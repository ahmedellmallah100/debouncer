==> flow/design.v <==
module Fsm (
    clk,  rst_n,  sync_sig,   timer_done,   debouncer_out,  timer_en
);
  parameter idle = 2'b00;
  parameter check_high = 2'b01;
  parameter high_state = 2'b10;
  parameter check_low = 2'b11;
  input clk, rst_n;
  input sync_sig;
  input timer_done;
  output reg timer_en;
  output reg debouncer_out;
  reg [1:0] cs, ns;
  always @(posedge clk or negedge rst_n) begin
    if (!rst_n) cs <= idle;
    else cs <= ns;
  end
  always @(*) begin
    case (cs)
      idle:
      if (~sync_sig) begin
        ns = idle;
      end else begin
        ns = check_high;
      end
      check_high:
      if (sync_sig & ~timer_done) begin
        ns = check_high;
      end else if (sync_sig & timer_done) begin
        ns = high_state;
      end else begin
        ns = idle;
      end
      high_state:
      if (sync_sig) begin
        ns = high_state;
      end else begin
        ns = check_low;
      end
      check_low:
      if (~sync_sig & ~timer_done) begin
        ns = check_low;
      end else if (~sync_sig & timer_done) begin
        ns = idle;
      end else begin
        ns = high_state;
      end
      default: ns = idle;
    endcase
  end
  always @(*) begin
    case (cs)
      idle: begin
        debouncer_out = 0;
        timer_en = 0;
      end
      check_high: begin
        debouncer_out = 0;
        timer_en = 1;
      end
      high_state: begin
        debouncer_out = 1;
        timer_en = 0;
      end
      check_low: begin
        debouncer_out = 1;
        timer_en = 1;
      end
      default: begin
        debouncer_out = 0;
        timer_en = 0;
      end
    endcase
  end
endmodule   
module Synchronizer (clk,rst_n,in_sig,out_sig);
parameter num_stages=2;
input clk ,rst_n;
input in_sig;
output  out_sig ;
reg [num_stages-1 :0] sync_reg;
always @(posedge clk or negedge rst_n) begin
    if (!rst_n) begin
        sync_reg <= 'b0;
    end
    else begin
    sync_reg <= {in_sig, sync_reg[num_stages-1:1]};
    end
end
assign out_sig = sync_reg[num_stages-1] ;
endmodule  
module Timer (clk, rst_n, timer_en, timer_done);
parameter counter_final_value=99;
localparam counter_width=$clog2(counter_final_value+1)   ;
input clk, rst_n;
input timer_en; 
output reg timer_done;  
reg [counter_width-1 :0] count;
always @(posedge clk or negedge rst_n) begin
    if (!rst_n) begin
        timer_done <= 1'b0;
        count <= 'b0;
    end else if(timer_en) begin
         if (count == counter_final_value) begin
            timer_done <= 1'b1;
            count <= 'b0;
        end else begin
            count <= count + 1;
            timer_done <= 1'b0;
        end
    end else begin
        count <= 'b0;
        timer_done <= 1'b0;
    end
end
endmodule  
module Top (
    clk, rst_n, noisy_in, debouncer_out
);
parameter num_stages=2;
parameter counter_final_value=99;
input clk, rst_n;   
input noisy_in; 
output debouncer_out;
wire sync_sig, timer_done, timer_en ;
Synchronizer #(.num_stages(num_stages)) synchronizer (
    .clk(clk),
    .rst_n(rst_n),
    .in_sig(noisy_in),
    .out_sig(sync_sig)
);  
Timer #(.counter_final_value(counter_final_value)) timer (
    .clk(clk),
    .rst_n(rst_n),
    .timer_en(timer_en),
    .timer_done(timer_done)
);
Fsm fsm (
    .clk(clk),
    .rst_n(rst_n),
    .sync_sig(sync_sig),
    .timer_done(timer_done),
    .debouncer_out(debouncer_out),
    .timer_en(timer_en)
);  
endmodule  
==> Tool chain data of Top <==
What the tools print for Top, step after step.
Line numbers count from 1 in the design file above.
Cell names lack the library's common part.
{ "setup": {"top_module": "Top", "clk_port": "clk", "cell_library": "sky130hd", "lib_corner": "tt_025C_1v80"} }

==> After elaboration <==
Yosys after proc, flatten, opt, wreduce and memory -nomap, before mapping. Enables and synchronous resets that opt folds into registers are not counted as muxes. Memory bits, and registers merged into a memory's read port (data or address), are not among the register bits. Print and check cells are not counted. Equal cells are merged and count once.
{ "word_totals": {"reg_bits": 12, "wordCells": 33, "out_inout_bits": 1, "in_bits": 3} }
{ "op_classes": {"bitwise": 6, "n_eq": 4, "reduce_logical": 5, "addsub": 1, "muxes": 13} }
{ "op_table": {"columns": ["op", "count"], "rows": [
  ["2-to-1 mux 7 bit", 2],
  ["OR reduction 2 bit", 4],
  ["case mux 2 bit (select 4 bit)", 1],
  ["2-to-1 mux 2 bit", 4],
  ["adder 7 x 1 -> 7 bit (second input constant)", 1],
  ["equality test 7 bit (second input constant)", 1],
  ["AND 1 bit", 4],
  ["equality test 2 bit (second input constant)", 2],
  ["case mux 1 bit (select 2 bit)", 2],
  ["2-to-1 mux 1 bit", 4],
  ["NOT 1 bit", 2],
  ["equality test 2 x 1 -> 1 bit (second input constant)", 1],
  ["logical NOT 2 bit", 1]
]} }

==> Depth <==
Yosys ltp: most cells in a row. Word level: on the elaborated netlist, between registers, memories and ports. Mapped: between sequential cells and ports; inverters and the memories' decode and read muxes count.
{ "depth": {"ltp_word": 5, "ABC_AREA": 0, "mapped_depth": 4, "mapped_depth_nobuf": 4} }

==> Mapped cells and area <==
The flow's flattened synthesis, as Yosys stat reports it; memories are mapped. The netlist is that of the ABC_AREA named above (0 if unset); the other value can give another one.
The area totals of this step are shown rounded.
{ "types": {"columns": ["cell", "count", "type_area_um2"], "rows": [
  ["dfrtp_1", 12, 300.288],
  ["nor2_1", 8, 30.029],
  ["dfstp_2", 1, 26.275],
  ["a21oi_1", 4, 20.019],
  ["nor2b_1", 3, 18.768],
  ["xor2_1", 2, 17.517],
  ["nand4bb_2", 1, 16.266],
  ["nand3_1", 3, 15.014],
  ["ha_1", 1, 12.512],
  ["nor4_2", 1, 12.512],
  ["o22ai_2", 1, 12.512],
  ["nand3_2", 1, 10.01],
  ["a21oi_2", 1, 8.758],
  ["a41oi_1", 1, 8.758],
  ["xnor2_1", 1, 8.758],
  ["a211oi_1", 1, 7.507],
  ["nand2_2", 1, 6.256],
  ["nand2b_1", 1, 6.256]
]} }
Other cell types: 5; their cells: 5.
{ "synth_totals": {"mapped_cells": 49, "seq_area_um2": 330, "yosys_area_um2": 560, "flip_flops": 13} }
The figures by module come from a second, unflattened synthesis with its own total; it is not the netlist above.
{ "hier_totals": {"hier_cells": 49, "hier_area_um2": 550} }
Each row is one instance without its submodules.
{ "modules": {"columns": ["mod", "mod_area_um2", "mod_seq_area_um2", "n_cells", "instances"], "rows": [
  ["Timer #(counter_final_value=99)", 360, 200, 33, 1],
  ["Fsm", 170, 100, 15, 1],
  ["Synchronizer #(num_stages=2)", 25, 25, 1, 1],
  ["Top", 0.0, 0.0, 0, 1]
]} }

==> Timing after synthesis <==
Source: OpenSTA report_checks on the synthesized netlist (no wires, ideal clock, input and output delay 20% of the period each), path of least setup slack; recovery checks are left aside. Register names are those of the netlist, which keeps one name where synthesis merged equal registers.
{ "synth_path": {"kind": "register to register", "start": "reg timer.count[0]", "end": "reg timer.count[6]", "required_ns": 1.814, "delay_ns": 1.177, "path_slack_ns": 0.733, "stages": 5, "launch_ns": 0.000, "tclk_ns": 1.91, "setup_ns": 0.096, "arrival_time_ns": 1.081, "synth_period_reached_ns": 1.177} }
"delay_ns" is the arrival time less input delay plus setup time.
"stages": output pins that drive a net of the path, with the launching flip-flop's if there is one; two outputs of one cell count as two.
"synth_period_reached_ns" is the clock period less the worst setup slack; recovery checks do not enter. This is arithmetic on one report: input and output delays are still those of the set period (20% each).
The rows between start and end are the longest chain of elaborated cells between them; the timing report does not say that the signal goes this way. Where chains are equally long, one stands for them.
Each line given opens the expression or statement behind the cell; cells for indexed reads and writes are added by Yosys, which also makes memories of some case tables.
A register here has more assigning lines than the two given.
{ "synth_between": {"cell_sequence": "dfrtp_1 > ha_1 > nand4bb_2 > a21oi_1 > nor4_2", "elab_chain_cells": 3, "cells_between": 4, "cone_lines": 3} }
{ "synth_rtl": {"columns": ["item", "line_no", "text"], "rows": [
  ["start: declaration", 98, "reg [counter_width-1 :0] count;"],
  ["start: assignment", 102, "count <= 'b0;"],
  ["start: assignment", 108, "count <= count + 1;"],
  ["adder 7 x 1 -> 7 bit", 108, null],
  ["2-to-1 mux 7 bit", 104, "if (count == counter_final_value) begin"],
  ["2-to-1 mux 7 bit", 103, "end else if(timer_en) begin"],
  ["end: assignment", 102, null],
  ["end: assignment", 108, null],
  ["end: declaration", 98, null]
]} }

==> Timing after layout <==
Path of least setup slack in the final report of run 1 (OpenROAD, finished layout, wires in). Where an end is a register, its clock arrival counts in the times.
{ "layout_path": {"kind": "register to output", "start": "reg fsm.cs", "end": "out debouncer_out", "required_ns": 0.94, "stages": 3, "out_delay_ns": 0.24, "tclk_ns": 1.18, "path_slack_ns": -0.10, "arrival_time_ns": 1.05, "launch_ns": 0.28} }
Where an end lacks its bit number, it is one bit of the signal, or one of the new flip-flops if synthesis recoded a state register.
{ "layout_between": {"cell_sequence": "dfrtp_1 > or2_4 > buf_6"} }
{ "layout_rtl": {"columns": ["item", "line_no", "text"], "rows": [
  ["start: declaration", 13, "reg [1:0] cs, ns;"],
  ["start: assignment", 15, "if (!rst_n) cs <= idle;"],
  ["start: assignment", 16, "else cs <= ns;"],
  ["end: declaration", 124, "output debouncer_out;"]
]} }
No chain of elaborated cells between the ends is given.

2 stored runs of Top in the flow (synthesis by Yosys, layout by OpenROAD, sky130hd cells), in arbitrary order. Constraints: input delay and output delay 20% of the set period each, output load 0.01 pF.
"achieved clock period" = clock period - worst setup slack. The figure is calculated, with input and output delays left at 20% of the set period.
By "time used up by the worst setup path" is meant the share of the clock period that the worst setup path is allowed (20% is reserved at inputs, 20% at outputs), minus its slack. Clock arrival times at its registers enter into it.
"total power after layout" is the tool's figure for a default switching activity; nothing was simulated.
Results are given in rounded form.

==> run 1: settings <==
{ "period_ns": 1.18, "SETUP_SLACK_MARGIN": 0.25, "CAP_MARGIN": 20, "CORE_MARGIN": 2, "CORE_UTILIZATION": 40, "SLEW_MARGIN": 20 }
==> run 1: results <==
synthesized cell area: 560 µm²
achieved clock period: 1.282 ns
setup slack of the critical path: -0.10 ns
time used up by the worst setup path: 1.05 ns
type of the worst setup path: register to output
setup total negative slack: -0.10 ns
utilization in the final report: 60 %
total power after layout: 0.00075 W
area of the standard cells in the finished layout: 800 µm²
overall die area: 1700 µm²

==> run 2: settings <==
{ "period_ns": 2.0, "CORE_UTILIZATION": 37, "SETUP_SLACK_MARGIN": 0.47, "CELL_PAD_IN_SITES_DETAIL_PLACEMENT": 0, "ABC_AREA": 0, "GPL_TIMING_DRIVEN": 1, "CTS_CLUSTER_SIZE": 93, "SLEW_MARGIN": 25, "MIN_ROUTING_LAYER": "met2", "MAX_ROUTING_LAYER": "met4", "CAP_MARGIN": 20, "CORE_MARGIN": 2 }
==> run 2: results <==
time used up by the worst setup path: 1.04 ns
type of the worst setup path: register to output
overall die area: 1900 µm²
synthesized cell area: 560 µm²
setup slack of the critical path: 0.56 ns
setup total negative slack: 0.000 ns
area of the standard cells in the finished layout: 660 µm²
total power after layout: 0.00044 W
achieved clock period: 1.439 ns
utilization in the final report: 45 %
